==> flow/design.v <==
module uart(clk,rst,rx,tx_data_in,start,rx_data_out,tx,tx_active,done_tx);
parameter clk_freq = 50000000;  
parameter baud_rate = 19200;  
parameter clock_divide = (clk_freq/baud_rate);
  input clk,rst; 
  input rx;
  input [7:0] tx_data_in;
  input start;
  output tx; 
  output [7:0] rx_data_out;
  output tx_active;
  output done_tx;
uart_rx 
       #(.clk_freq(clk_freq),
	 .baud_rate(baud_rate)
	)
      receiver
             (
              .clk(clk),
	      .rst(rst),
	      .rx(rx),
	      .rx_data_out(rx_data_out)
             );
uart_tx 
       #(.clk_freq(clk_freq),
	 .baud_rate(baud_rate)
        )
      transmitter			 
               (               
                .clk(clk),
		.rst(rst),
		.start(start),
		.tx_data_in(tx_data_in),
		.tx(tx),
		.tx_active(tx_active),
		.done_tx(done_tx)
               );
endmodule
module uart_rx(clk,rst,rx,rx_data_out);
parameter clk_freq = 50000000;  
parameter baud_rate = 19200;  
input clk;
input rst;
input rx;
output [7:0] rx_data_out;
localparam clock_divide = (clk_freq/baud_rate);
enum bit [2:0] { rx_IDLE = 3'b000,
                 rx_START = 3'b001,
		 rx_DATA = 3'b010,
		 rx_STOP = 3'b011,
		 rx_DONE = 3'b100 } rx_STATE, rx_NEXT;
logic [11:0] clk_div_reg,clk_div_next;
logic [7:0] rx_data_reg,rx_data_next;
logic [2:0] index_bit_reg,index_bit_next;
always_ff @(posedge clk) begin
if(rst) begin
rx_STATE <= rx_IDLE;
clk_div_reg <= 0;
rx_data_reg <= 0;
index_bit_reg <= 0;
end
else begin
rx_STATE <= rx_NEXT;
clk_div_reg <= clk_div_next;
rx_data_reg <= rx_data_next;
index_bit_reg <= index_bit_next;
end
end
always @(*) begin
rx_NEXT = rx_STATE;
clk_div_next = clk_div_reg;
rx_data_next = rx_data_reg;
index_bit_next = index_bit_reg;
case(rx_STATE)					 
rx_IDLE: begin
clk_div_next = 0;
index_bit_next = 0;
if(rx == 0) begin
rx_NEXT = rx_START;
end
else begin
rx_NEXT = rx_IDLE;
end
end
rx_START: begin
if(clk_div_reg == (clock_divide-1)/2) begin
if(rx == 0) begin
clk_div_next = 0;
rx_NEXT = rx_DATA;
end
else begin
rx_NEXT = rx_IDLE;
end
end
else begin
clk_div_next = clk_div_reg + 1'b1;
rx_NEXT = rx_START;
end
end
rx_DATA: begin
if(clk_div_reg < clock_divide-1) begin
clk_div_next = clk_div_reg + 1'b1;
rx_NEXT = rx_DATA;
end
else begin
clk_div_next = 0;
rx_data_next[index_bit_reg] = rx;
if(index_bit_reg < 7) begin
index_bit_next = index_bit_reg + 1'b1;
rx_NEXT = rx_DATA;
end
else begin
index_bit_next = 0;
rx_NEXT = rx_STOP;
end
end
end
rx_STOP: begin
if(clk_div_reg < clock_divide - 1) begin
clk_div_next = clk_div_reg + 1'b1;
rx_NEXT = rx_STOP;
end
else begin
clk_div_next = 0;
rx_NEXT = rx_DONE;
end
end
rx_DONE: begin
rx_NEXT = rx_IDLE;
end
default: rx_NEXT = rx_IDLE;
endcase
end
assign rx_data_out = rx_data_reg;
endmodule
module uart_tx(clk,rst,start,tx_data_in,tx,tx_active,done_tx);
parameter clk_freq = 50000000;  
parameter baud_rate = 19200;  
input clk,rst;
input start;
input [7:0] tx_data_in;
output tx;
output tx_active;
output logic done_tx;
localparam clock_divide = (clk_freq/baud_rate);
enum bit [2:0]{ tx_IDLE = 3'b000,
                tx_START = 3'b001,
		tx_DATA = 3'b010,
	        tx_STOP = 3'b011,
		tx_DONE = 3'b100 } tx_STATE, tx_NEXT;
logic [11:0] clk_div_reg,clk_div_next;
logic [7:0] tx_data_reg, tx_data_next;
logic tx_out_reg,tx_out_next;
logic [2:0] index_bit_reg,index_bit_next;
assign tx_active = (tx_STATE == tx_DATA);
assign tx = tx_out_reg;
always_ff @(posedge clk) begin
if(rst) begin
tx_STATE <= tx_IDLE;
clk_div_reg <= 0;
tx_out_reg <= 0;
tx_data_reg <= 0;
index_bit_reg <= 0;
end
else begin
tx_STATE <= tx_NEXT;
clk_div_reg <= clk_div_next;
tx_out_reg <= tx_out_next;
tx_data_reg <= tx_data_next;
index_bit_reg <= index_bit_next;
end
end
always @(*) begin
tx_NEXT = tx_STATE;
clk_div_next = clk_div_reg;
tx_out_next = tx_out_reg;
tx_data_next = tx_data_reg;
index_bit_next = index_bit_reg;
done_tx = 0;
case(tx_STATE)
tx_IDLE: begin
tx_out_next = 1;
clk_div_next = 0;
index_bit_next = 0;
if(start == 1) begin
tx_data_next = tx_data_in;
tx_NEXT = tx_START;
end
else begin
tx_NEXT = tx_IDLE;
end
end
tx_START: begin
tx_out_next = 0;
if(clk_div_reg < clock_divide-1) begin
clk_div_next = clk_div_reg + 1'b1;
tx_NEXT = tx_START;
end
else begin
clk_div_next = 0;
tx_NEXT = tx_DATA;
end
end
tx_DATA: begin
tx_out_next = tx_data_reg[index_bit_reg];
if(clk_div_reg < clock_divide-1) begin
clk_div_next = clk_div_reg + 1'b1;
tx_NEXT = tx_DATA;
end
else begin
clk_div_next = 0;
if(index_bit_reg < 7) begin
index_bit_next = index_bit_reg + 1'b1;
tx_NEXT = tx_DATA;
end
else begin
index_bit_next = 0;
tx_NEXT = tx_STOP; 
end
end
end
tx_STOP: begin
tx_out_next = 1;
if(clk_div_reg < clock_divide-1) begin
clk_div_next = clk_div_reg + 1'b1;
tx_NEXT = tx_STOP;
end
else begin
clk_div_next = 0;
tx_NEXT = tx_DONE;
end
end
tx_DONE: begin
done_tx = 1;
tx_NEXT = tx_IDLE;
end
default: tx_NEXT = tx_IDLE;
endcase
end
endmodule 
* Tool chain data of uart
What the tools print for uart, step after step.
Line numbers count from 1 in the design file above.
Operators carry their Yosys type and port widths (W data, S select, Z words).
The mark - stands for no value.
- Design top :: uart
- Clock :: clk
- Cell library :: sky130hd
- Timing corner :: tt_025C_1v80

* Word-level counts
Counts by Yosys on the flattened word-level netlist (proc, flatten, opt, wreduce; memories kept). Register bits leave out memories and registers merged into their read ports (data or address). Print and check cells are left out. Cells with the same type and inputs are merged into one.
- Bits in registers :: 53
- Bits of input ports :: 12
- Output and inout bits :: 11
- Cells after elaboration :: 78
- $add $sub $neg :: 5
- Magnitude comparators :: 4
- Equal/unequal tests :: 11
- Shift-type cells :: 3
- Mux-type cells :: 27
- Bitwise operators :: 4
- Reduce/logical cells :: 15
** Operators by type and width (count)
- $mux W12 :: 4
- $pmux W12 S3 :: 1
- $mux W3 :: 9
- $add A12 B1 Y12 const B :: 2
- $lt A12 B12 Y1 const B :: 2
- $pmux W12 S2 :: 1
- $pmux W3 S4 :: 2
- $eq A12 B11 Y1 const B :: 1
- $eq A3 B2 Y1 const B :: 4
- $pmux W3 S2 :: 2
- $reduce_and A2 Y1 :: 5
- $shift A1 B4 Y8 :: 1
- $shift A1 B4 Y8 const A :: 1
- $shiftx A8 B3 Y1 :: 1
- $and A8 B8 Y8 :: 1
- $or A8 B8 Y8 :: 1
- $not A8 Y8 :: 1
- $reduce_bool A2 Y1 :: 3
- $add A3 B1 Y3 const B :: 2
- $eq A3 B1 Y1 const B :: 2
- $lt A3 B3 Y1 const B :: 2
- $logic_not A3 Y1 :: 2
- $reduce_bool A3 Y1 :: 2
- $mux W1 :: 5
- $ne A2 B2 Y1 const B :: 2
- $reduce_or A2 Y1 :: 2
- $neg A3 Y4 :: 1
- $mux W2 :: 2
Other operator kinds: 5; their cells: 5.

* Depth
Longest topological path by Yosys (ltp), each cell counted once; first at word level (registers and memories cut), then after technology mapping (sequential cells cut; the memories' decode and read muxes count).
- Word-level depth :: 5
- ABC_AREA :: 0
- Mapped depth :: 7

* Mapped cells and area
Yosys stat after the flow's synthesis: flattened, memories mapped to cells. It holds for the ABC_AREA given above (unset counts as 0); a run with the other value may have another netlist.
- Mapped cells :: 311
- Cell area after synthesis :: 2700.1 µm²
- Sequential part of the area :: 1141.1 µm²
- Mapped flip-flops :: 57
- Buffer cells :: 9
** Cell types (count)
- sky130_fd_sc_hd__dfxtp_1 :: 57
- sky130_fd_sc_hd__nor2_1 :: 33
- sky130_fd_sc_hd__xor2_1 :: 14
- sky130_fd_sc_hd__a21oi_1 :: 24
- sky130_fd_sc_hd__nand3_1 :: 23
- sky130_fd_sc_hd__nand2_1 :: 28
- sky130_fd_sc_hd__ha_1 :: 8
- sky130_fd_sc_hd__o21ai_0 :: 14
- sky130_fd_sc_hd__a211o_1 :: 7
- sky130_fd_sc_hd__inv_1 :: 16
- sky130_fd_sc_hd__mux4_2 :: 2
- sky130_fd_sc_hd__nor3b_1 :: 6
- sky130_fd_sc_hd__xnor2_1 :: 5
- sky130_fd_sc_hd__nor2b_1 :: 6
- sky130_fd_sc_hd__clkbuf_1 :: 9
- sky130_fd_sc_hd__mux2i_1 :: 3
- sky130_fd_sc_hd__o21a_1 :: 4
- sky130_fd_sc_hd__and4_1 :: 3
Other cell types: 31; their cells: 49.
The figures by module come from a second, unflattened synthesis with its own total; it is not the netlist above.
- Cells (unflattened synthesis) :: 338
- Area total of the unflattened synthesis :: 2919.0 µm²
Each row is one instance without its submodules.
** By module
- uart_rx :: times used 1, cells 172, area 1497.7 µm², seq. area 560.5 µm²
- uart_tx :: times used 1, cells 166, area 1421.4 µm², seq. area 580.6 µm²
- uart :: times used 1, cells 0, area 0.0 µm², seq. area 0.0 µm²

* Timing after synthesis
Path of least setup slack by OpenSTA after synthesis, without wires, with an ideal clock, recovery checks aside; 20% of the period is set as input and as output delay. Where synthesis merged equal registers, the netlist keeps one of their names.
- Path kind :: reg-to-reg
- From :: register receiver.clk_div_reg[6]
- To :: register receiver.clk_div_reg[2]
- Clock period :: 4.52 ns
- Launch time at the first pin :: 0.000 ns
- Arrival time :: 1.887 ns
- Required time :: 4.445 ns
- Path slack :: 2.558 ns
- Path delay :: 1.962 ns
- Stages :: 6
- Buffers on the path :: 0
- Synthesis period reached :: 1.962 ns
"path delay" is the arrival time less input delay plus setup time.
"stages" counts driving pins, that of a launching flip-flop among them; a cell with two outputs on the path counts twice.
"synthesis period reached" is the clock period less the worst setup slack; recovery checks do not enter. This is arithmetic on one report: input and output delays are still those of the set period (20% each).
The rows between start and end are the longest chain of elaborated cells between them; the timing report does not say that the signal goes this way. Where chains are equally long, one stands for them.
A line is the first line of the expression or statement that the cell stems from. Yosys adds cells for indexed reads and writes and turns some case tables into memories.
- Cells stage by stage :: sky130_fd_sc_hd__dfxtp_1 -> sky130_fd_sc_hd__or4_4 -> sky130_fd_sc_hd__o31a_1 -> sky130_fd_sc_hd__o22ai_2 -> sky130_fd_sc_hd__or4b_1 -> sky130_fd_sc_hd__a31oi_1
- Length of the longest elaborated chain :: 3
- Elaborated cells between the ends (all ways) :: 7
- Classes of those cells :: compare: 1; eq/ne: 2; mux: 3; reduce/logical: 1
** Ends and longest elaborated chain, post-synthesis
- start: declaration :: RTL line 52 : logic [11:0] clk_div_reg,clk_div_next;
- start: assignment :: RTL line 58 : clk_div_reg <= 0;
- start: assignment :: RTL line 64 : clk_div_reg <= clk_div_next;
- $lt A12 B12 Y1 :: RTL line 119 : if(clk_div_reg < clock_divide - 1) begin
- $mux W12 :: RTL line 119
- $pmux W12 S3 :: RTL line 74 : case(rx_STATE)
- end: assignment :: RTL line 58
- end: assignment :: RTL line 64
- end: declaration :: RTL line 52

* Timing after layout
From the final timing report of entry B: the path of least setup slack in the routed layout; clock arrival at registers is part of the times.
- Path kind :: reg-to-reg
- From :: register receiver.clk_div_reg[1]
- To :: register receiver.clk_div_reg[3]
- Clock period :: 3.39 ns
- Launch time at the first pin :: 0.33 ns
- Arrival time :: 2.34 ns
- Required time :: 3.59 ns
- Path slack :: 1.24 ns
- Stages :: 8
- Buffers on the path :: 0
The rows between start and end are the longest chain of elaborated cells between them; the timing report does not say that the signal goes this way. Where chains are equally long, one stands for them.
- Cells stage by stage :: sky130_fd_sc_hd__dfxtp_1 -> sky130_fd_sc_hd__inv_1 -> sky130_fd_sc_hd__ha_1 -> sky130_fd_sc_hd__nor4bb_1 -> sky130_fd_sc_hd__and3_1 -> sky130_fd_sc_hd__a32o_1 -> sky130_fd_sc_hd__o21bai_1 -> sky130_fd_sc_hd__nor2_1
- Length of the longest elaborated chain :: 3
- Elaborated cells between the ends (all ways) :: 8
- Classes of those cells :: add/sub: 1; compare: 1; eq/ne: 2; mux: 3; reduce/logical: 1
** Ends and longest elaborated chain, post-layout
- start: declaration :: RTL line 52 : logic [11:0] clk_div_reg,clk_div_next;
- start: assignment :: RTL line 58 : clk_div_reg <= 0;
- start: assignment :: RTL line 64 : clk_div_reg <= clk_div_next;
- $add A12 B1 Y12 :: RTL line 120 : clk_div_next = clk_div_reg + 1'b1;
- $mux W12 :: RTL line 119 : if(clk_div_reg < clock_divide - 1) begin
- $pmux W12 S3 :: RTL line 74 : case(rx_STATE)
- end: assignment :: RTL line 58
- end: assignment :: RTL line 64
- end: declaration :: RTL line 52

Module uart, platform sky130hd: 2 stored runs of the flow (Yosys, OpenROAD) with differing settings, in no particular order. Input and output delays are each 20% of the period that was set; the output load is 0.01 pF.
"period reached": clock period set for the run, less the worst setup slack. It is reckoned from that one timing run; input and output delays stay at 20% of the period that was set.
"time of the worst setup path" means the part of the period allowed to the worst setup path (the constraints hold back 20% at inputs and 20% at outputs) less its slack; where the path has registers, the arrival times of their clocks count too.
"power" is the tool's figure for a default switching activity; nothing was simulated.

* Entry A
** Files
==> flow/run.sh <==
#!/bin/bash
# the make line also repeats the synthesis and layout settings of config.mk as NAME=value (left out here)
make -C /OpenROAD-flow-scripts/flow DESIGN_CONFIG=/design/flow/config.mk WORK_HOME=/design/flow/orfs CLKGATE_MAP_FILE= finish
==> flow/config.mk <==
export PLATFORM = sky130hd
export DESIGN_NAME = uart
export DESIGN_NICKNAME = uart
export VERILOG_FILES = /design/flow/design.v
export SDC_FILE = /design/flow/constraint.sdc
export NUM_CORES = 4
export LEC_CHECK = 0
export ABC_AREA = 1
export CAP_MARGIN = 30
export CELL_PAD_IN_SITES_GLOBAL_PLACEMENT = 0
export CORE_MARGIN = 2
export CORE_UTILIZATION = 65
export CTS_CLUSTER_DIAMETER = 35
export MIN_ROUTING_LAYER = met2
export PLACE_DENSITY_LB_ADDON = 0.12
export SETUP_SLACK_MARGIN = 0.33
export SLEW_MARGIN = 20
==> flow/constraint.sdc <==
create_clock -name core_clock -period 1.52 [get_ports {clk}]
set_input_delay 0.3040 -clock core_clock [delete_from_list [all_inputs] [get_ports {clk}]]
set_output_delay 0.3040 -clock core_clock [all_outputs]
set_load 0.01 [all_outputs]
** Results
No final report: clock tree synthesis broke off with DPL-0033.

* Entry B
** Files
==> flow/run.sh <==
#!/bin/bash
# the make line also repeats the synthesis and layout settings of config.mk as NAME=value (left out here)
make -C /OpenROAD-flow-scripts/flow DESIGN_CONFIG=/design/flow/config.mk WORK_HOME=/design/flow/orfs CLKGATE_MAP_FILE= finish
==> flow/config.mk <==
export PLATFORM = sky130hd
export DESIGN_NAME = uart
export DESIGN_NICKNAME = uart
export VERILOG_FILES = /design/flow/design.v
export SDC_FILE = /design/flow/constraint.sdc
export NUM_CORES = 4
export LEC_CHECK = 0
export CAP_MARGIN = 20
export CORE_MARGIN = 2
export CORE_UTILIZATION = 40
export SLEW_MARGIN = 20
==> flow/constraint.sdc <==
create_clock -name core_clock -period 3.39 [get_ports {clk}]
set_input_delay 0.6780 -clock core_clock [delete_from_list [all_inputs] [get_ports {clk}]]
set_output_delay 0.6780 -clock core_clock [all_outputs]
set_load 0.01 [all_outputs]
** Results
- Total negative slack :: 0.000 ns
- Time of the worst setup path :: 2.15 ns
- Worst setup path kind :: reg-to-reg
- Chip area in the Yosys report :: 2,700.1 µm²
- Standard-cell area of the final layout :: 3,193.1 µm²
- Smallest hold slack :: 0.455 ns
- Final design utilization :: 49.7%
- Period reached :: 2.146 ns
- Power :: 0.001399 W
- Worst setup slack after layout :: 1.244 ns
- Area of the die :: 7,423.6 µm²
